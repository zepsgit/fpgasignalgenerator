==> flow/design.v <==
module key_control
(
	input wire sys_clk,
	input wire sys_rst_n,
	input wire [3:0] key,
	output reg[3:0] wave_select
);
parameter sin_wave=4'b0001,
		  squ_wave=4'b0010,
		  tri_wave=4'b0100,
		  saw_wave=4'b1000;
parameter CNT_MAX = 20'd999_999;
wire key3;
wire key2;
wire key1;
wire key0;
always@(posedge sys_clk or negedge sys_rst_n)
	if(sys_rst_n==1'b0)
		wave_select<=4'b0000;
	else if(key0==1'b1)
		wave_select<=sin_wave;
	else if(key1==1'b1)
		wave_select<=squ_wave;
	else if(key2==1'b1)
		wave_select<=tri_wave;
	else if(key3==1'b1)
		wave_select<=saw_wave;
	else
		wave_select<=wave_select;
	key_filter
	#(.CNT_MAX(CNT_MAX))
	key_filter_inst3
	(
		.sys_clk(sys_clk),
		.sys_rst_n(sys_rst_n),
		.key_in(key[3]),
		.key_flag(key3)
	);
	key_filter
	#(.CNT_MAX(CNT_MAX))
	key_filter_inst2
	(
		.sys_clk(sys_clk),
		.sys_rst_n(sys_rst_n),
		.key_in(key[2]),
		.key_flag(key2)
	);
	key_filter
	#(.CNT_MAX(CNT_MAX))
	key_filter_inst1
	(
		.sys_clk(sys_clk),
		.sys_rst_n(sys_rst_n),
		.key_in(key[1]),
		.key_flag(key1)
	);
	key_filter
	#(.CNT_MAX(CNT_MAX))
	key_filter_inst0
	(
		.sys_clk(sys_clk),
		.sys_rst_n(sys_rst_n),
		.key_in(key[0]),
		.key_flag(key0)
	);
endmodule
module key_filter
#(
parameter CNT_MAX=20'd999_999 
)
(
	input wire sys_clk,
	input wire sys_rst_n,
	input wire key_in,
	output reg key_flag
);
reg [19:0] cnt_20ms;
always@(posedge sys_clk or negedge sys_rst_n)
	if (sys_rst_n==1'b0)
		cnt_20ms<=20'b0;
	else if(key_in==1'b1)
		cnt_20ms<=20'b0;
	else if(cnt_20ms==CNT_MAX && key_in==1'b0)
		cnt_20ms<=cnt_20ms;
	else
		cnt_20ms<=cnt_20ms+1'b1;
always@(posedge sys_clk or negedge sys_rst_n)
	if (sys_rst_n==1'b0)
		key_flag<=1'b0;
	else if(cnt_20ms==CNT_MAX-1'b1)
		key_flag<=1'b1;
	else 
		key_flag<=1'b0;
endmodule
* From RTL to reports: key_control
The steps from the RTL of key_control to its reports follow in flow order.
Line numbers count from 1 in the design file above.
Operators: Yosys type, input widths -> output width; for muxes data width and select width s.
Cell names lack the library's common part.
Not given: --
- Top :: key_control
- Clock port :: sys_clk
- Cell library :: sky130hd
- Corner :: tt_025C_1v80

* After elaboration
Yosys after proc, flatten, opt, wreduce and memory -nomap, before mapping. Memory bits, and registers merged into a memory's read port (data or address), are not among the register bits. Print and check cells are not counted. Equal cells are merged and count once.
- Elaborated cells :: 50
- Input port bits :: 6
- Register bits :: 88
- Latch bits :: 0
- Word width x clocked read ports :: 0
- Bits in read-only memories :: 0
- Memories :: 0
- Output and inout port bits :: 4
- RAM bits :: 0
- Shifts and indexed selects :: 0
- Bitwise gates (word level) :: 4
- Equality and inequality tests :: 12
- Mux-type cells :: 16
- Multipliers :: 0
- Reductions and logical operators :: 5
- $add $sub $neg :: 4
- Magnitude comparators :: 0
- Divide/modulo/power cells :: 0
** Operators with widths (number)
- $eq 20x20->1 const B :: 8
- $mux 20 :: 8
- $add 20x1->20 const B :: 4
- $mux 4 :: 4
- $ne 2x2->1 const B :: 4
- $logic_and 1x1->1 :: 4
- $not 1->1 :: 4
- $reduce_bool 4->1 :: 1
- $mux 1 :: 4

* Depth
Yosys ltp: most cells in a row. Word level: on the elaborated netlist, between registers, memories and ports. Mapped: between sequential cells and ports; inverters and the memories' decode and read muxes count.
- Depth after elaboration :: 4
- ABC_AREA :: 0
- Gate-level depth with buffers :: 6
- Gate-level depth less buffers :: 5

* Synthesis result
Yosys stat after the flow's synthesis: flattened, memories mapped to cells. It holds for the ABC_AREA given above (unset counts as 0); a run with the other value may have another netlist.
Totals and module areas in this step are rounded.
- Standard cells after synthesis :: 496
- Buffer cells :: 24
- Cell area after synthesis :: 4700 um2
- Flip-flops :: 88
** Cells by type
- dfrtp_1 :: number 88, total area 2.2E+03 um2
- a21oi_1 :: number 41, total area 205.197 um2
- nor2_1 :: number 48, total area 180.173 um2
- nand3_1 :: number 34, total area 170.163 um2
- xor2_1 :: number 16, total area 140.134 um2
- nand4_1 :: number 21, total area 131.376 um2
- mux2_1 :: number 10, total area 112.608 um2
- xnor2_1 :: number 12, total area 105.101 um2
- ha_1 :: number 8, total area 100.096 um2
- o31ai_1 :: number 13, total area 97.594 um2
- or4_1 :: number 13, total area 97.594 um2
- and4_1 :: number 11, total area 96.342 um2
- nand2_1 :: number 23, total area 86.333 um2
- nor3_1 :: number 14, total area 70.067 um2
- nor4b_1 :: number 8, total area 70.067 um2
- and3_1 :: number 11, total area 68.816 um2
- nor2b_1 :: number 11, total area 68.816 um2
- o21ai_0 :: number 13, total area 65.062 um2
Not listed: further types 24, cells in them 101.
By module: a second synthesis without flattening, with its own total; a netlist apart from the flattened one above.
- Cells (unflattened synthesis) :: 470
- Area (unflattened synthesis) :: 4800 um2
Rows give one instance, submodules left out.
** By module
- key_filter (CNT_MAX=999999) :: seq. area 530 um2, times used 4, area 1200 um2, cells 114
- key_control :: seq. area 100 um2, times used 1, area 160 um2, cells 14

* Worst setup path after synthesis
OpenSTA on the mapped netlist: ideal clock, no wires. The path of least setup slack (recovery checks aside). Input and output delay are each 20% of the period. Register names are those of the netlist, which keeps one name where synthesis merged equal registers.
- Path kind :: reg2reg
- Start :: register key_filter_inst0.cnt_20ms[1]
- End :: register key_filter_inst0.cnt_20ms[16]
- Setup time :: 0.078 ns
- Clock period :: 1.76 ns
- Stages :: 7
- Arrival time :: 1.689 ns
- Path delay :: 1.767 ns
- Path slack :: -0.007 ns
- Time at the first pin :: 0.000 ns
- Required time :: 1.682 ns
- Synthesis period reached :: 1.767 ns
"path delay" = arrival - input delay + setup time.
"stages": output pins that drive a net of the path, with the launching flip-flop's if there is one; two outputs of one cell count as two.
"synthesis period reached" = period - worst setup slack (recovery checks aside). The figure is calculated, with input and output delays left at 20% of the set period.
The rows between start and end are the longest chain of elaborated cells between them; the timing report does not say that the signal goes this way. Where chains are equally long, one stands for them.
Each line given opens the expression or statement behind the cell; cells for indexed reads and writes are added by Yosys, which also makes memories of some case tables.
A register here has more assigning lines than the two given.
- Cell sequence :: dfrtp_1 -> ha_1 -> and3_1 -> clkbuf_1 -> nand3_1 -> or4_1 -> a21oi_1
- Cells in the longest elaborated chain :: 4
- Elaborated cells on any way between the ends :: 6
- Those cells by class :: 1 x add/sub; 2 x eq/ne; 2 x mux; 1 x reduce/logical
** Ends and longest elaborated chain, post-synthesis
- start: declaration :: line 77 : reg [19:0] cnt_20ms;
- start: assignment :: line 84 : cnt_20ms<=cnt_20ms;
- start: assignment :: line 86 : cnt_20ms<=cnt_20ms+1'b1;
- $eq 20x20->1 :: line 83 : else if(cnt_20ms==CNT_MAX && key_in==1'b0)
- $logic_and 1x1->1 :: line 83
- $mux 20 :: line 83
- $mux 20 :: line 81 : else if(key_in==1'b1)
- end: assignment :: line 84
- end: assignment :: line 86
- end: declaration :: line 77

* Timing after layout
From the final timing report of stored run 1: the path of least setup slack in the routed layout; clock arrival at registers is part of the times.
- Path kind :: reg2reg
- Start :: register key_filter_inst2.cnt_20ms[16]
- End :: register key_filter_inst2.cnt_20ms[19]
- Setup time :: 0.12 ns
- Required time :: 1.39 ns
- Stages :: 6
- Arrival time :: 2.09 ns
- Path slack :: -0.69 ns
- Time at the first pin :: 0.37 ns
- Clock period :: 1.14 ns
The rows between start and end are the longest chain of elaborated cells between them; the timing report does not say that the signal goes this way. Where chains are equally long, one stands for them.
A register here has more assigning lines than the two given.
- Cell sequence :: dfrtp_1 -> clkinv_1 -> or4_4 -> buf_4 -> o31ai_1 -> a21oi_2
- Cells in the longest elaborated chain :: 4
- Elaborated cells on any way between the ends :: 6
- Those cells by class :: 1 x add/sub; 2 x eq/ne; 2 x mux; 1 x reduce/logical
** Ends and longest elaborated chain, after layout
- start: declaration :: line 77 : reg [19:0] cnt_20ms;
- start: assignment :: line 84 : cnt_20ms<=cnt_20ms;
- start: assignment :: line 86 : cnt_20ms<=cnt_20ms+1'b1;
- $eq 20x20->1 :: line 83 : else if(cnt_20ms==CNT_MAX && key_in==1'b0)
- $logic_and 1x1->1 :: line 83
- $mux 20 :: line 83
- $mux 20 :: line 81 : else if(key_in==1'b1)
- end: assignment :: line 84
- end: assignment :: line 86
- end: declaration :: line 77

FLOW RESULTS
============

2 stored runs of key_control in the flow (synthesis by Yosys, layout by OpenROAD, sky130hd cells), in arbitrary order. Constraints: input delay and output delay 20% of the set period each, output load 0.01 pF.
By "critical path time" is meant the share of the clock period that the worst setup path is allowed (20% is reserved at inputs, 20% at outputs), minus its slack. Clock arrival times at its registers enter into it.
The measured numbers are rounded.

** Stored run 1
- Settings :: period_ns=1.14; CORE_UTILIZATION=42; SETUP_SLACK_MARGIN=0.23; PLACE_DENSITY=0.82; CORE_MARGIN=9; TNS_END_PERCENT=40; GPL_TIMING_DRIVEN=1; GPL_ROUTABILITY_DRIVEN=1; CAP_MARGIN=10; SLEW_MARGIN=20
- Area of the synthesized netlist :: 4,700 um2
- Overall die area :: 15,000 um2
- Standard-cell area after layout :: 7,400 um2
- Smallest setup slack :: -0.69 ns
- Critical path time :: 1.83 ns
- Worst setup path type :: reg2reg

** Stored run 2
- Settings :: period_ns=2.05; SETUP_SLACK_MARGIN=-0.04; CAP_MARGIN=20; CORE_MARGIN=2; CORE_UTILIZATION=40; SLEW_MARGIN=20
- Area of the synthesized netlist :: 4,700 um2
- Overall die area :: 13,000 um2
- Standard-cell area after layout :: 5,300 um2
- Smallest setup slack :: 0.11 ns
- Critical path time :: 1.94 ns
- Worst setup path type :: reg2reg
